==> flow/design.v <==
module addr_gen #(parameter ROI_DEPTH = 6, ROI_WIDTH = 6, POI_DEPTH = 4, POI_WIDTH = 4,
									 ROI_ROWS = 64, ROI_COLS = 64, POI_ROWS = 16, POI_COLS = 16,
									 TOTAL_PIX = 4096, TOTAL_POI = 256)
(
	input logic clk,
	input logic reset,
	input logic en,
	input logic [4:0] w_row,
	input logic [POI_DEPTH-1:0] POI_row,
	input logic [POI_WIDTH-1:0] POI_col,
	output logic [4:0] w_row_next,
	output logic [POI_DEPTH-1:0] POI_row_next,
	output logic [POI_WIDTH-1:0] POI_col_next,
	output logic [ROI_DEPTH*2-1:0] w_addr_re,
	output logic [POI_DEPTH*2-1:0] POI_addr_re,
	output logic [4:0] w_row_wr
); 
	logic [4:0] w_row_next_n;
	logic [POI_DEPTH-1:0] POI_row_next_n;
	logic [POI_WIDTH-1:0] POI_col_next_n;
	logic [ROI_DEPTH*2-1:0] w_addr_re_n;
	logic [POI_DEPTH*2-1:0] POI_addr_re_n;
	always_comb begin
		if (w_row == 5'd31) w_row_next_n = 5'd0;
		else w_row_next_n = w_row + 1;
	end
	always_comb begin
		if (w_row == 5'd31) begin
			if (POI_row == (POI_ROWS-1) && POI_col == (POI_COLS-1)) begin
				POI_row_next_n = 0;
				POI_col_next_n = 0;  
			end else if (POI_row == (POI_ROWS-1)) begin
				POI_row_next_n = 0;
				POI_col_next_n = POI_col + 1;
			end else begin
				POI_row_next_n = POI_row + 1;
				POI_col_next_n = POI_col;
			end
		end else begin
			POI_row_next_n = POI_row;
			POI_col_next_n = POI_col;
		end
	end	
	always_comb begin
		w_addr_re_n = (POI_row + w_row) * 64 + POI_col;
		POI_addr_re_n = POI_row * 16 + POI_col;
	end	
	always_ff @(posedge clk) begin
		if (reset) begin
			w_row_next <= 0;
			POI_row_next <= 0;
			POI_col_next <= 0;
			w_addr_re <= 0;
			POI_addr_re <= 0;
			w_row_wr <= 0;
		end else begin
			if (en) begin
				w_row_next <= w_row_next_n;
				POI_row_next <= POI_row_next_n;
				POI_col_next <= POI_col_next_n;
				w_addr_re <= w_addr_re_n;
				POI_addr_re <= POI_addr_re_n;
				w_row_wr <= w_row;
			end
		end
	end
endmodule 
From RTL to reports: addr_gen:

What the tools print for addr_gen, step after step.
Line numbers count from 1 in the design file above.
Library cell names are shortened.
Not given: -

* design top: addr_gen
* clock input: clk
* cell library: sky130hd
* timing corner: tt_025C_1v80

After elaboration:

Yosys after proc, flatten, opt, wreduce and memory -nomap, before mapping. Enables and synchronous resets that opt folds into registers are not counted as muxes. Memory bits, and registers merged into a memory's read port (data or address), are not among the register bits. Print and check cells are not counted. Equal cells are merged and count once.

* input port bits: 16
* word-level cells: 23
* bits in registers: 38
* output and inout bits: 38

* equality and inequality tests: 3
* add/subtract/negate cells: 6
* mux-type cells: 7
* reduce/logical cells: 1

Operator list (count)
* 4-bit two-way mux: 6
* 12-bit by 4-bit adder with 12-bit output: 1
* 4-bit by 1-bit adder with 4-bit output with constant B: 2
* 4-bit equality test with constant B: 2
* 8-bit by 4-bit adder with 8-bit output: 1
* 4-bit by 5-bit adder with 6-bit output: 1
* 5-bit by 1-bit adder with 5-bit output with constant B: 1
* 5-bit equality test with constant B: 1
* 5-bit two-way mux: 1
* 1-bit logical AND: 1

Depth:

Depth = most cells in a row (Yosys ltp): at word level without a register or memory, in the mapped netlist without a sequential cell, where the memories' decode and read muxes count.

* word-level depth: 4
* ABC_AREA: 0
* depth in mapped cells: 7
* gate-level depth less buffers: 6

After synthesis:

Yosys stat after the flow's synthesis: flattened, memories mapped to cells. It holds for the ABC_AREA given above (unset counts as 0); a run with the other value may have another netlist.

Cells by type
* dfxtp_1: count 32, area in all 640.614 um^2
* mux2i_1: count 17, area in all 170.163 um^2
* ha_1: count 8, area in all 100.096 um^2
* nor2_1: count 26, area in all 97.594 um^2
* buf_4: count 7, area in all 52.55 um^2
* a21oi_1: count 10, area in all 50.048 um^2
* a211oi_1: count 5, area in all 37.536 um^2
* a311oi_1: count 4, area in all 35.034 um^2
* nand2_1: count 9, area in all 33.782 um^2
* nand3_1: count 6, area in all 30.029 um^2
* a21o_1: count 3, area in all 22.522 um^2
* clkbuf_1: count 6, area in all 22.522 um^2
* fa_1: count 1, area in all 20.019 um^2
* and3_1: count 3, area in all 18.768 um^2
* or3_1: count 3, area in all 18.768 um^2
* xnor2_1: count 2, area in all 17.517 um^2
* xor2_1: count 2, area in all 17.517 um^2
* inv_1: count 4, area in all 15.014 um^2

Other cell types: 18; their cells: 20.

* cell area after synthesis: 1554.0 um^2
* flip-flop cells: 32
* cells in the netlist: 168
* sequential area: 640.6 um^2

Timing after synthesis:

OpenSTA on the mapped netlist: ideal clock, no wires. The path of least setup slack (recovery checks aside). Input and output delay are each 20% of the period. Register names are those of the netlist, which keeps one name where synthesis merged equal registers.

* kind: input port to flip-flop
* start point: input port w_row[0]
* end point: register POI_col_next[3]
* launch time at the first pin: 510 ps
* setup slack: 548 ps
* data required time: 2459 ps
* path buffers: 1
* library setup time: 91 ps
* arrival: 1911 ps
* driving pins on the path: 7
* period: 2550 ps
* path delay: 1492 ps
* period reached after synthesis: 2002 ps

"path delay" = arrival - input delay + setup time.
"driving pins on the path": output pins that drive a net of the path, with the launching flip-flop's if there is one; two outputs of one cell count as two.
"period reached after synthesis" = period - worst setup slack (recovery checks aside). The figure is calculated, with input and output delays left at 20% of the set period.
Between the ends stands the longest chain of elaborated cells between them, by number of cells; it is not shown to be the way that was timed. Of several equally long chains one is given.
A line is the first line of the expression or statement that the cell stems from. Yosys adds cells for indexed reads and writes and turns some case tables into memories.

* path through: ha_1 and3_1 ha_1 buf_4 nand4_2 or4_1 a311oi_1
* length of the longest elaborated chain: 2
* elaborated cells on any way between the ends: 2
* classes of those cells: eq/ne: 1; mux: 1

RTL lines, path post-synthesis
* from (decl): RTL line 8 `input logic [4:0] w_row,`
* 5-bit equality test: RTL line 28 `if (w_row == 5'd31) begin`
* 4-bit two-way mux: RTL line 28
* to (assign): RTL line 52 `POI_col_next <= 0;`
* to (assign): RTL line 60 `POI_col_next <= POI_col_next_n;`
* to (decl): RTL line 13 `output logic [POI_WIDTH-1:0] POI_col_next,`

Path in the finished layout:

From the final timing report of flow run 1: the path of least setup slack in the routed layout; clock arrival at registers is part of the times.
The path's times are printed in steps of 10 ps; the period is the one set.

* kind: input port to flip-flop
* start point: input port w_row[0]
* end point: register w_addr_re[10]
* data required time: 1970 ps
* launch time at the first pin: 350 ps
* setup slack: 210 ps
* period: 1770 ps
* driving pins on the path: 7
* library setup time: 80 ps
* path buffers: 2
* arrival: 1760 ps

Between the ends stands the longest chain of elaborated cells between them, by number of cells; it is not shown to be the way that was timed. Of several equally long chains one is given.

* path through: buf_8 buf_6 ha_4 fa_2 a21o_1 a2111o_1 o221ai_1
* length of the longest elaborated chain: 2
* elaborated cells on any way between the ends: 2
* RTL lines with such cells: 1
* classes of those cells: add/sub: 2

RTL lines, path after layout
* from (decl): RTL line 8 `input logic [4:0] w_row,`
* 4-bit by 5-bit adder with 6-bit output: RTL line 45 `w_addr_re_n = (POI_row + w_row) * 64 + POI_col;`
* 12-bit by 4-bit adder with 12-bit output: RTL line 45
* to (assign): RTL line 53 `w_addr_re <= 0;`
* to (assign): RTL line 61 `w_addr_re <= w_addr_re_n;`
* to (decl): RTL line 14 `output logic [ROI_DEPTH*2-1:0] w_addr_re,`

--- measured runs ---
Measured data: module addr_gen, platform sky130hd, 2 stored runs of the flow under differing settings, order arbitrary. Input and output delays are each 20% of the period that was set; the output load is 0.01 pF.
"reached clock period" means the clock period less the worst setup slack. The figure is calculated, with input and output delays left at 20% of the set period.
"critical setup path time": the worst setup path's part of the clock period (all of it between registers, 20% less for each end at a port) less its slack. A launch clock that arrives late makes it longer, a capture clock that arrives late makes it shorter.
"total design power" rests on the timing tool's default activity at the inputs, not on a simulated workload.
"critical setup path time" is known to 10 ps.

### Flow run 1

Settings: `period_ns=1.77`, `CORE_UTILIZATION=20`, `SETUP_SLACK_MARGIN=0.46`, `PLACE_DENSITY_LB_ADDON=0.04`, `CORE_MARGIN=7`, `CELL_PAD_IN_SITES_GLOBAL_PLACEMENT=1`, `CELL_PAD_IN_SITES_DETAIL_PLACEMENT=1`, `GPL_TIMING_DRIVEN=1`, `MAX_ROUTING_LAYER=met4`, `CAP_MARGIN=20`, `SLEW_MARGIN=20`

- Setup slack of the worst path: 214 ps
- Standard-cell area of the final layout: 2748.9 um^2
- Total design power: 0.001834 W
- Reached clock period: 1556 ps
- Die outline area: 10433.6 um^2
- Worst hold slack: 419 ps
- Critical setup path time: 1200 ps
- Type of the worst setup path: input port to flip-flop
- Utilization after routing: 37.3%
- Yosys chip area after synthesis: 1554.0 um^2
- Total negative slack: 0 ps

### Flow run 2

Settings: `period_ns=2.9`, `CORE_UTILIZATION=46`, `SETUP_SLACK_MARGIN=0.17`, `PLACE_DENSITY_LB_ADDON=0.14`, `ABC_AREA=0`, `GPL_ROUTABILITY_DRIVEN=1`, `CTS_CLUSTER_DIAMETER=177`, `SLEW_MARGIN=40`, `CAP_MARGIN=20`, `CORE_MARGIN=2`

- Setup slack of the worst path: 540 ps
- Standard-cell area of the final layout: 2133.3 um^2
- Total design power: 0.0009652 W
- Reached clock period: 2360 ps
- Die outline area: 3858.9 um^2
- Worst hold slack: 476 ps
- Critical setup path time: 1780 ps
- Type of the worst setup path: input port to flip-flop
- Utilization after routing: 65.0%
- Yosys chip area after synthesis: 1554.0 um^2
- Total negative slack: 0 ps
--- end ---
